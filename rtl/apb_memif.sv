==> flow/design.v <==
package apb_uart_pkg;
  parameter int SYS_ADDR_WIDTH = 5;   
  parameter int SYS_DATA_WIDTH = 32;   
  parameter int DEFAULT_BAUD_RATE = 'h28B0;   
  parameter bit DEFAULT_PARITY_EN = 1'b0;   
  parameter bit DEFAULT_PARITY_TYPE = 1'b0;   
  parameter bit DEFAULT_EXTRA_STOP_BITS = 1'b0;   
  parameter int TX_FIFO_SIZE = 8;   
  parameter int RX_FIFO_SIZE = 8;   
  parameter logic [SYS_ADDR_WIDTH-1:0] REG_CTRL_ADDR = 'h00;   
  parameter logic [SYS_ADDR_WIDTH-1:0] REG_CLK_DIV_ADDR = 'h04;   
  parameter logic [SYS_ADDR_WIDTH-1:0] REG_CFG_ADDR = 'h08;   
  parameter logic [SYS_ADDR_WIDTH-1:0] REG_TX_FIFO_COUNT_ADDR = 'h0C;   
  parameter logic [SYS_ADDR_WIDTH-1:0] REG_RX_FIFO_COUNT_ADDR = 'h10;   
  parameter logic [SYS_ADDR_WIDTH-1:0] REG_TX_DATA_ADDR = 'h14;   
  parameter logic [SYS_ADDR_WIDTH-1:0] REG_RX_DATA_ADDR = 'h18;   
  parameter logic [SYS_ADDR_WIDTH-1:0] REG_INTR_CTRL_ADDR = 'h1C;   
  typedef struct packed {
    logic        RX_FLUSH;   
    logic        TX_FLUSH;   
    logic        CLK_EN;     
  } ctrl_reg_t;
  typedef struct packed {logic [31:0] CLK_DIV;} clk_div_reg_t;   
  typedef struct packed {
    logic        EXTRA_STOP_BITS;   
    logic        PARITY_TYPE;       
    logic        PARITY_EN;         
  } cfg_reg_t;
  typedef struct packed {logic [31:0] TX_FIFO_COUNT;} tx_fifo_count_reg_t;   
  typedef struct packed {logic [31:0] RX_FIFO_COUNT;} rx_fifo_count_reg_t;   
  typedef struct packed {
    logic [7:0]  TX_DATA;    
  } tx_data_reg_t;
  typedef struct packed {
    logic [7:0]  RX_DATA;    
  } rx_data_reg_t;
  typedef struct packed {
    logic        TX_ALMOST_FULL;   
    logic        RX_ALMOST_FULL;    
    logic        RX_PARITY_ERROR;   
    logic        RX_VALID;          
  } intr_ctrl_reg_t;
endpackage
package uart_rx_pkg;
  typedef enum logic [3:0] {
    IDLE,
    START_BIT,
    DATA_0,
    DATA_1,
    DATA_2,
    DATA_3,
    DATA_4,
    DATA_5,
    DATA_6,
    DATA_7,
    PARITY_BIT,
    STOP_BIT
  } uart_rx_state_e;
endpackage
package uart_tx_pkg;
  typedef enum logic [3:0] {
    IDLE,
    START_BIT,
    DATA_0,
    DATA_1,
    DATA_2,
    DATA_3,
    DATA_4,
    DATA_5,
    DATA_6,
    DATA_7,
    PARITY_BIT,
    STOP_BIT,
    EXTRA_STOP
  } uart_tx_state_e;
endpackage
module apb_memif #(
    parameter int ADDR_WIDTH = 32,
    parameter int DATA_WIDTH = 32
) (
    input logic arst_ni,   
    input logic clk_i,     
    input logic                        psel_i,      
    input logic                        penable_i,   
    input logic [      ADDR_WIDTH-1:0] paddr_i,     
    input logic                        pwrite_i,    
    input logic [      DATA_WIDTH-1:0] pwdata_i,    
    input logic [(DATA_WIDTH / 8)-1:0] pstrb_i,     
    output logic                  pready_o,   
    output logic [DATA_WIDTH-1:0] prdata_o,   
    output logic                  pslverr_o,  
    output logic                      mreq_o,     
    output logic [    ADDR_WIDTH-1:0] maddr_o,    
    output logic                      mwe_o,      
    output logic [    DATA_WIDTH-1:0] mwdata_o,   
    output logic [(DATA_WIDTH/8)-1:0] mstrb_o,    
    input logic                  mack_i,     
    input logic [DATA_WIDTH-1:0] mrdata_i,   
    input logic                  mresp_i     
);
  logic                  penable_q;   
  logic                  pout_update;   
  logic                  pready_q;   
  logic [DATA_WIDTH-1:0] prdata_q;   
  logic                  pslverr_q;   
  assign mreq_o = penable_i & psel_i & ~penable_q;
  assign maddr_o  = paddr_i;
  assign mwe_o    = pwrite_i;
  assign mwdata_o = pwdata_i;
  assign mstrb_o  = pstrb_i;
  assign pout_update = mack_i | mreq_o;
  always_ff @(posedge clk_i or negedge arst_ni) begin
    if (~arst_ni) begin
      penable_q <= 1'b0;
    end else begin
      penable_q <= penable_i;
    end
  end
  always_ff @(posedge clk_i or negedge arst_ni) begin
    if (~arst_ni) begin
      pready_q <= 1'b0;
    end else if (pout_update) begin
      pready_q <= mack_i;
    end
  end
  always_ff @(posedge clk_i or negedge arst_ni) begin
    if (~arst_ni) begin
      prdata_q <= '0;
    end else if (pout_update) begin
      prdata_q <= mrdata_i;
    end
  end
  always_ff @(posedge clk_i or negedge arst_ni) begin
    if (~arst_ni) begin
      pslverr_q <= 1'b0;
    end else if (pout_update) begin
      pslverr_q <= mresp_i;
    end
  end
  assign pready_o  = pout_update ? mack_i : pready_q;
  assign prdata_o  = pout_update ? mrdata_i : prdata_q;
  assign pslverr_o = pout_update ? mresp_i : pslverr_q;
endmodule
# From RTL to reports: apb_memif
# What the tools print for apb_memif, step after step.
# Line numbers count from 1 in the design file above.
# Operators: Yosys type, input widths -> output width; for muxes data width and select width s.
# Cell names lack the library's common part.
# The mark -- stands for no value.
# design
top_module	apb_memif
clock	clk_i
library	sky130hd
corner	tt_025C_1v80

# Word-level counts
# Yosys after proc, flatten, opt, wreduce and memory -nomap, before mapping. Enables and synchronous resets that opt folds into registers are not counted as muxes. Memory bits, and registers merged into a memory's read port (data or address), are not among the register bits. Print and check cells are not counted. Equal cells are merged and count once.
# op_classes
n_mux	3
n_logic	4
# ops
op	count
$mux 32	1
$and 1x1->1	2
$mux 1	2
$or 1x1->1	1
$not 1->1	1
# word_totals
regBits	35
in_bits	107

# Logic depth
# Depth = most cells in a row (Yosys ltp): at word level without a register or memory, in the mapped netlist without a sequential cell, where the memories' decode and read muxes count.
# depth
ltp_word	4
abc_area	0
mapped_depth	5
mapped_depth_nobuf	2

# Netlist
# Source: synth_stat.txt of the flow (Yosys; design flattened, memories mapped). It holds for the ABC_AREA given above (unset counts as 0); a run with the other value may have another netlist.
# The area totals of this step are shown rounded.
# types
cell	count
dfrtp_1	35
buf_4	69
o211ai_2	28
nand4b_1	33
nand2b_1	33
nand2_1	33
buf_6	5
clkbuf_1	15
o211ai_1	5
buf_2	2
and3b_1	1
o21bai_1	1
inv_1	1
# synth_totals
stdcells	261
yosys_area_mm2	0.00254
seqArea_mm2	0.000876
flip_flops	35

# Worst setup path after synthesis
# OpenSTA on the mapped netlist: ideal clock, no wires. The path of least setup slack (recovery checks aside). Input and output delay are each 20% of the period. Register names are those of the netlist, which keeps one name where synthesis merged equal registers.
# synth_path
path_kind	input -> output
from	input penable_i
to	output pready_o
period_ps	2080
in_delay_ps	416
out_delay_ps	416
launch_ps	416
arrival_time_ps	1223
t_required_ps	1664
setup_slack_ps	441
path_delay_ps	807
driving_pins	5
path_buffers	3
synth_period_reached_ps	1639
# "path_delay_ps" is the arrival time less input delay plus setup time.
# At an output port there is no setup time.
# "driving_pins": output pins that drive a net of the path, with the launching flip-flop's if there is one; two outputs of one cell count as two.
# "synth_period_reached_ps" = period - worst setup slack (recovery checks aside). The figure is calculated, with input and output delays left at 20% of the set period.
# The rows between start and end are the longest chain of elaborated cells between them; the timing report does not say that the signal goes this way. Where chains are equally long, one stands for them.
# A line is the first line of the expression or statement that the cell stems from. Yosys adds cells for indexed reads and writes and turns some case tables into memories.
# synth_via
cell_sequence	buf_2 -> and3b_1 -> buf_6 -> buf_6 -> o21bai_1
elab_chain_cells	4
# synth_lines
item	line_no	text
start: declaration	84	input logic                        penable_i,
$and 1x1->1 (2 in a row)	106	assign mreq_o = penable_i & psel_i & ~penable_q;
$or 1x1->1	111	assign pout_update = mack_i | mreq_o;
$mux 1	140	assign pready_o  = pout_update ? mack_i : pready_q;
end: declaration	89	output logic                  pready_o,
# Nets of the timed path that keep an RTL name, with a line that drives or declares them; the list need not be complete.
# synth_named_nets
signal	line_no
mreq_o	106

# Timing after layout
# Path of least setup slack in the final report of stored run 1 (OpenROAD, finished layout, wires in). Where an end is a register, its clock arrival counts in the times.
# The report prints the path's times to 10 ps; the period is as set.
# layout_path
path_kind	register -> output
from	register penable_q
to	output prdata_o[25]
period_ps	1520
out_delay_ps	300
launch_ps	280
arrival_time_ps	1600
t_required_ps	1220
setup_slack_ps	-390
driving_pins	6
path_buffers	3
# The rows between start and end are the longest chain of elaborated cells between them; the timing report does not say that the signal goes this way. Where chains are equally long, one stands for them.
# layout_via
cell_sequence	dfrtp_1 -> and3b_4 -> buf_12 -> buf_6 -> o211ai_4 -> buf_2
elab_chain_cells	4
# layout_lines
item	line_no	text
start: declaration	101	logic                  penable_q;
start: assignment	114	penable_q <= 1'b0;
start: assignment	116	penable_q <= penable_i;
$not 1->1	106	assign mreq_o = penable_i & psel_i & ~penable_q;
$and 1x1->1	106
$or 1x1->1	111	assign pout_update = mack_i | mreq_o;
$mux 32	141	assign prdata_o  = pout_update ? mrdata_i : prdata_q;
end: declaration	90	output logic [DATA_WIDTH-1:0] prdata_o,

# Stored flow runs of apb_memif (2 of them; Yosys, OpenROAD, sky130hd). They differ in their settings and are not a sequence. Constraints: input delay and output delay 20% of the set period each, output load 0.01 pF.
# "clock_period_reached_ps" means the clock period less the worst setup slack. The figure is calculated, with input and output delays left at 20% of the set period.
# "power_total_uw" rests on the timing tool's default activity at the inputs, not on a simulated workload.
# The measured numbers are rounded.
# Among the settings, . means not set for that run.
stored run	period_ns	SETUP_SLACK_MARGIN	CAP_MARGIN	CORE_MARGIN	CORE_UTILIZATION	SLEW_MARGIN	TNS_END_PERCENT	GPL_TIMING_DRIVEN	GPL_ROUTABILITY_DRIVEN	CTS_CLUSTER_DIAMETER	MIN_ROUTING_LAYER	yosys.chip_area_mm2	die_footprint_mm2	layout_stdcell_area_mm2	layout_utilization_pct	fin_ws_ps	power_total_uw	clock_period_reached_ps
stored run 1	1.52	0.21	20	2	40	20	.	.	.	.	.	0.00254	0.00701	0.0036	57.6	-388	2730	1908
stored run 2	1.97	0.5	5	2	24	5	45	0	1	45	met2	0.00254	0.0114	0.00465	45.0	-62	2340	2032
